==> flow/design.v <==
`timescale 1ns / 1ps
module spi_master #(
    parameter CLK_FREQ = 50_000_000,
    parameter SPI_FREQ = 1_000_000
)(
    input        clk,
    input        reset,
    input  [7:0] data_in,
    input        start,
    output reg   CS,
    output reg   SCLK,
    output reg   MOSI,
    input        MISO,
    output reg [7:0] data_out,
    output reg   busy,
    output reg   done
);
    localparam integer DIV = CLK_FREQ / (2*SPI_FREQ);
    reg [15:0] div_cnt;
    reg        tick;
    reg [7:0]  tx_shift;
    reg [7:0]  rx_shift;
    reg [2:0]  bit_cnt;
    reg        phase;    
    localparam IDLE=0, TRANSFER=1, FINISH=2;
    reg [1:0] state;
    always @(posedge clk or posedge reset) begin
        if (reset) begin
            div_cnt <= 0;
            tick <= 0;
        end else begin
            if (div_cnt == DIV-1) begin
                div_cnt <= 0;
                tick <= 1;
            end else begin
                div_cnt <= div_cnt + 1;
                tick <= 0;
            end
        end
    end
    always @(posedge clk or posedge reset) begin
        if (reset) begin
            CS <= 1;
            SCLK <= 0;
            MOSI <= 0;
            busy <= 0;
            done <= 0;
            state <= IDLE;
            bit_cnt <= 0;
            phase <= 0;
            rx_shift <= 0;
        end else begin
            case (state)
                IDLE: begin
                    CS <= 1;
                    SCLK <= 0;
                    busy <= 0;
                    done <= 0;
                    phase <= 0;
                    if (start) begin
                        CS <= 0;
                        busy <= 1;
                        tx_shift <= data_in;
                        MOSI <= data_in[7];
                        bit_cnt <= 3'd7;
                        state <= TRANSFER;
                    end
                end
                TRANSFER: begin
                    if (tick) begin
                        SCLK <= ~SCLK;
                        phase <= ~phase;
                        if (phase == 0) begin
                            rx_shift[bit_cnt] <= MISO;
                        end else begin
                            if (bit_cnt != 0) begin
                                bit_cnt <= bit_cnt - 1;
                                MOSI <= tx_shift[bit_cnt-1];
                            end else begin
                                state <= FINISH;
                            end
                        end
                    end
                end
                FINISH: begin
                    CS <= 1;
                    busy <= 0;
                    done <= 1;
                    data_out <= {rx_shift[6:0], 1'b0};
                    state <= IDLE;
                end
            endcase
        end
    end
endmodule
# Step by step through the tools: spi_master
# What the tools print for spi_master, step after step.
# Line numbers count from 1 in the design file above.
# Cell names lack the library's common part.
# The mark n/a stands for no value.
# setup
top_module,spi_master
clock,clk
lib,sky130hd
pvt_corner,tt_025C_1v80

# Word level
# Yosys after proc, flatten, opt, wreduce and memory -nomap, before mapping. Memory bits, and registers merged into a memory's read port (data or address), are not among the register bits. Print and check cells are not counted. Equal cells are merged and count once.
# word_totals
reg_bits,51
in_bits,12
output_inout_bits,13
elab_cells,70
# classes
add_sub_neg,3
n_eq,8
shift,3
mux,26
logic,6
n_reduce_logical,11
# ops
op,count
16-bit by 1-bit adder with 16-bit output with constant B,1
16-bit by 5-bit equality test with 1-bit output with constant B,1
16-bit 2-to-1 mux,1
3-bit 2-to-1 mux,4
1-bit case mux with 2-bit select,6
2-bit inequality test with constant B,5
5-bit AND reduction,2
1-bit 2-to-1 mux,9
1-bit by 4-bit variable shift with 8-bit output,1
1-bit by 4-bit variable shift with 8-bit output with constant A,1
8-bit by 4-bit variable part select with 1-bit output,1
8-bit bitwise AND,1
8-bit bitwise OR,1
8-bit NOT,1
2-bit 2-to-1 mux,4
3-bit AND reduction,2
3-bit nonzero test,2
3-bit case mux with 2-bit select,1
2-bit case mux with 3-bit select,1
2-bit AND reduction,2
2-bit nonzero test,2
3-bit by 1-bit subtractor with 4-bit output with constant B,1
3-bit negator with 4-bit output,1
1-bit NOT,3
2-bit by 1-bit equality test with 1-bit output with constant B,1
2-bit equality test with constant B,1
2-bit logical NOT,1

# Depth
# Depth = most cells in a row (Yosys ltp): at word level without a register or memory, in the mapped netlist without a sequential cell, where the memories' decode and read muxes count.
# logic_depth
depth_word,6
ABC_AREA,0
mapped_depth,8
depth_no_buf,7

# Netlist
# Source: synth_stat.txt of the flow (Yosys; design flattened, memories mapped). It holds for the ABC_AREA given above (unset counts as 0); a run with the other value may have another netlist.
# Totals and module areas in this step are rounded.
# types
cell,count,area_total_um2
dfrtp_1,34,850.816
edfxtp_1,15,450.432
xnor2_1,10,87.584
ha_1,6,75.072
nor2_1,17,63.811
nand3_1,12,60.058
dfstp_2,2,52.55
xor2_1,6,52.55
nand2_1,13,48.797
inv_1,9,33.782
mux2_1,3,33.782
a221o_1,2,20.019
a31oi_1,3,18.768
nand4_1,3,18.768
nor2b_1,3,18.768
and4_1,2,17.517
a21o_1,2,15.014
buf_4,2,15.014
# Other cell types: 29; their cells: 37.
# synth_totals
mapped_cells,181
area_um2,2200
sequential_area_um2,1400
ffs,51
buffers,5

# Timing after synthesis
# Source: OpenSTA report_checks on the synthesized netlist (no wires, ideal clock, input and output delay 20% of the period each), path of least setup slack; recovery checks are left aside. Register names are those of the netlist, which keeps one name where synthesis merged equal registers.
# synth_timing
path_kind,input -> register
startpoint,in reset
endpoint,reg tx_shift[0]
period_ps,3570
input_delay_ps,714
setup_ps,333
t_first_pin_ps,714
arrival_ps,1911
t_required_ps,3237
path_slack_ps,1327
path_delay_ps,1530
path_stages,2
n_path_buf,0
synth_period_reached_ps,2243
# "path_delay_ps" is the arrival time less input delay plus setup time.
# "path_stages" counts driving pins, that of a launching flip-flop among them; a cell with two outputs on the path counts twice.
# "synth_period_reached_ps" = period - worst setup slack (recovery checks aside). The figure is calculated, with input and output delays left at 20% of the set period.
# Between the ends stands the longest chain of elaborated cells between them, by number of cells; it is not shown to be the way that was timed. Of several equally long chains one is given.
# Each line given opens the expression or statement behind the cell; cells for indexed reads and writes are added by Yosys, which also makes memories of some case tables.
# synth_via
path_cell_list,inv_1 -> and3_1
elab_chain_cells,2
cone_cells,2
lines_between,0
classes_between,logic: 1; reduce/logical: 1
# synth_lines
item,line_no,rtl
start: declaration,7,"input        reset,"
1-bit NOT,n/a,
3-bit AND reduction,n/a,
end: assignment,63,tx_shift <= data_in;
end: declaration,21,reg [7:0]  tx_shift;

# Path in the finished layout
# Path of least setup slack in the final report of run B (OpenROAD, finished layout, wires in). Where an end is a register, its clock arrival counts in the times.
# The report prints the path's times to 10 ps; the period is as set.
# layout_timing
path_kind,register -> output
startpoint,reg CS
endpoint,out CS
period_ps,1790
out_delay_ps,360
t_first_pin_ps,310
arrival_ps,1390
t_required_ps,1430
path_slack_ps,40
path_stages,2
n_path_buf,1
# At most two assigning lines are given for a register; there are more.
# layout_via
path_cell_list,dfstp_2 -> clkdlybuf4s50_1
elab_chain_cells,0
cone_cells,0
lines_between,0
# layout_lines
item,line_no,rtl
start: declaration,10,"output reg   CS,"
start: assignment,43,CS <= 1;
start: assignment,55,CS <= 1;
end: declaration,10,

Data sheet: physical implementation of spi_master

2 stored runs of spi_master in the flow (synthesis by Yosys, layout by OpenROAD, sky130hd cells), in arbitrary order. Constraints: input delay and output delay 20% of the set period each, output load 0.01 pF.
"period_less_ws_ps" is the run's clock period less its worst setup slack. It is reckoned from that one timing run; input and output delays stay at 20% of the period that was set.
"worstPathTime_ps": the worst setup path's part of the clock period (all of it between registers, 20% less for each end at a port) less its slack. A launch clock that arrives late makes it longer, a capture clock that arrives late makes it shorter.
"worstPathTime_ps" is known to 10 ps.
Values from the reports are rounded here.

Run A, flow files:
==> flow/run.sh <==
#!/bin/bash
# the make line also repeats the synthesis and layout settings of config.mk as NAME=value (left out here)
make -C /OpenROAD-flow-scripts/flow DESIGN_CONFIG=/design/flow/config.mk WORK_HOME=/design/flow/orfs CLKGATE_MAP_FILE= finish
==> flow/config.mk <==
export PLATFORM = sky130hd
export DESIGN_NAME = spi_master
export DESIGN_NICKNAME = spi_master
export VERILOG_FILES = /design/flow/design.v
export SDC_FILE = /design/flow/constraint.sdc
export NUM_CORES = 4
export LEC_CHECK = 0
export ABC_AREA = 1
export CAP_MARGIN = 20
export CELL_PAD_IN_SITES_DETAIL_PLACEMENT = 1
export CORE_MARGIN = 2
export CORE_UTILIZATION = 59
export CTS_CLUSTER_SIZE = 86
export PLACE_DENSITY_LB_ADDON = 0.22
export SETUP_SLACK_MARGIN = 0.5
export SLEW_MARGIN = 20
==> flow/constraint.sdc <==
create_clock -name core_clock -period 2.04 [get_ports {clk}]
set_input_delay 0.4080 -clock core_clock [delete_from_list [all_inputs] [get_ports {clk}]]
set_output_delay 0.4080 -clock core_clock [all_outputs]
set_load 0.01 [all_outputs]

Run A: stopped before the end: clock tree synthesis reported DPL-0033

Run B, flow files:
==> flow/run.sh <==
#!/bin/bash
# the make line also repeats the synthesis and layout settings of config.mk as NAME=value (left out here)
make -C /OpenROAD-flow-scripts/flow DESIGN_CONFIG=/design/flow/config.mk WORK_HOME=/design/flow/orfs CLKGATE_MAP_FILE= finish
==> flow/config.mk <==
export PLATFORM = sky130hd
export DESIGN_NAME = spi_master
export DESIGN_NICKNAME = spi_master
export VERILOG_FILES = /design/flow/design.v
export SDC_FILE = /design/flow/constraint.sdc
export NUM_CORES = 4
export LEC_CHECK = 0
export CAP_MARGIN = 20
export CELL_PAD_IN_SITES_DETAIL_PLACEMENT = 1
export CELL_PAD_IN_SITES_GLOBAL_PLACEMENT = 3
export CORE_MARGIN = 2
export CORE_UTILIZATION = 32
export CTS_CLUSTER_DIAMETER = 126
export CTS_CLUSTER_SIZE = 34
export PLACE_DENSITY_LB_ADDON = 0.18
export SLEW_MARGIN = 20
==> flow/constraint.sdc <==
create_clock -name core_clock -period 1.79 [get_ports {clk}]
set_input_delay 0.3580 -clock core_clock [delete_from_list [all_inputs] [get_ports {clk}]]
set_output_delay 0.3580 -clock core_clock [all_outputs]
set_load 0.01 [all_outputs]

==> results of run B, as CSV <==
result,value
fin_ws_ps,44
utilization_pct,40
worstPathTime_ps,1390
timing.worst_path_kind,"register -> output"
yosys_chip_area_um2,2200
dieArea_um2,7600
tns_setup_ps,0
period_less_ws_ps,1746
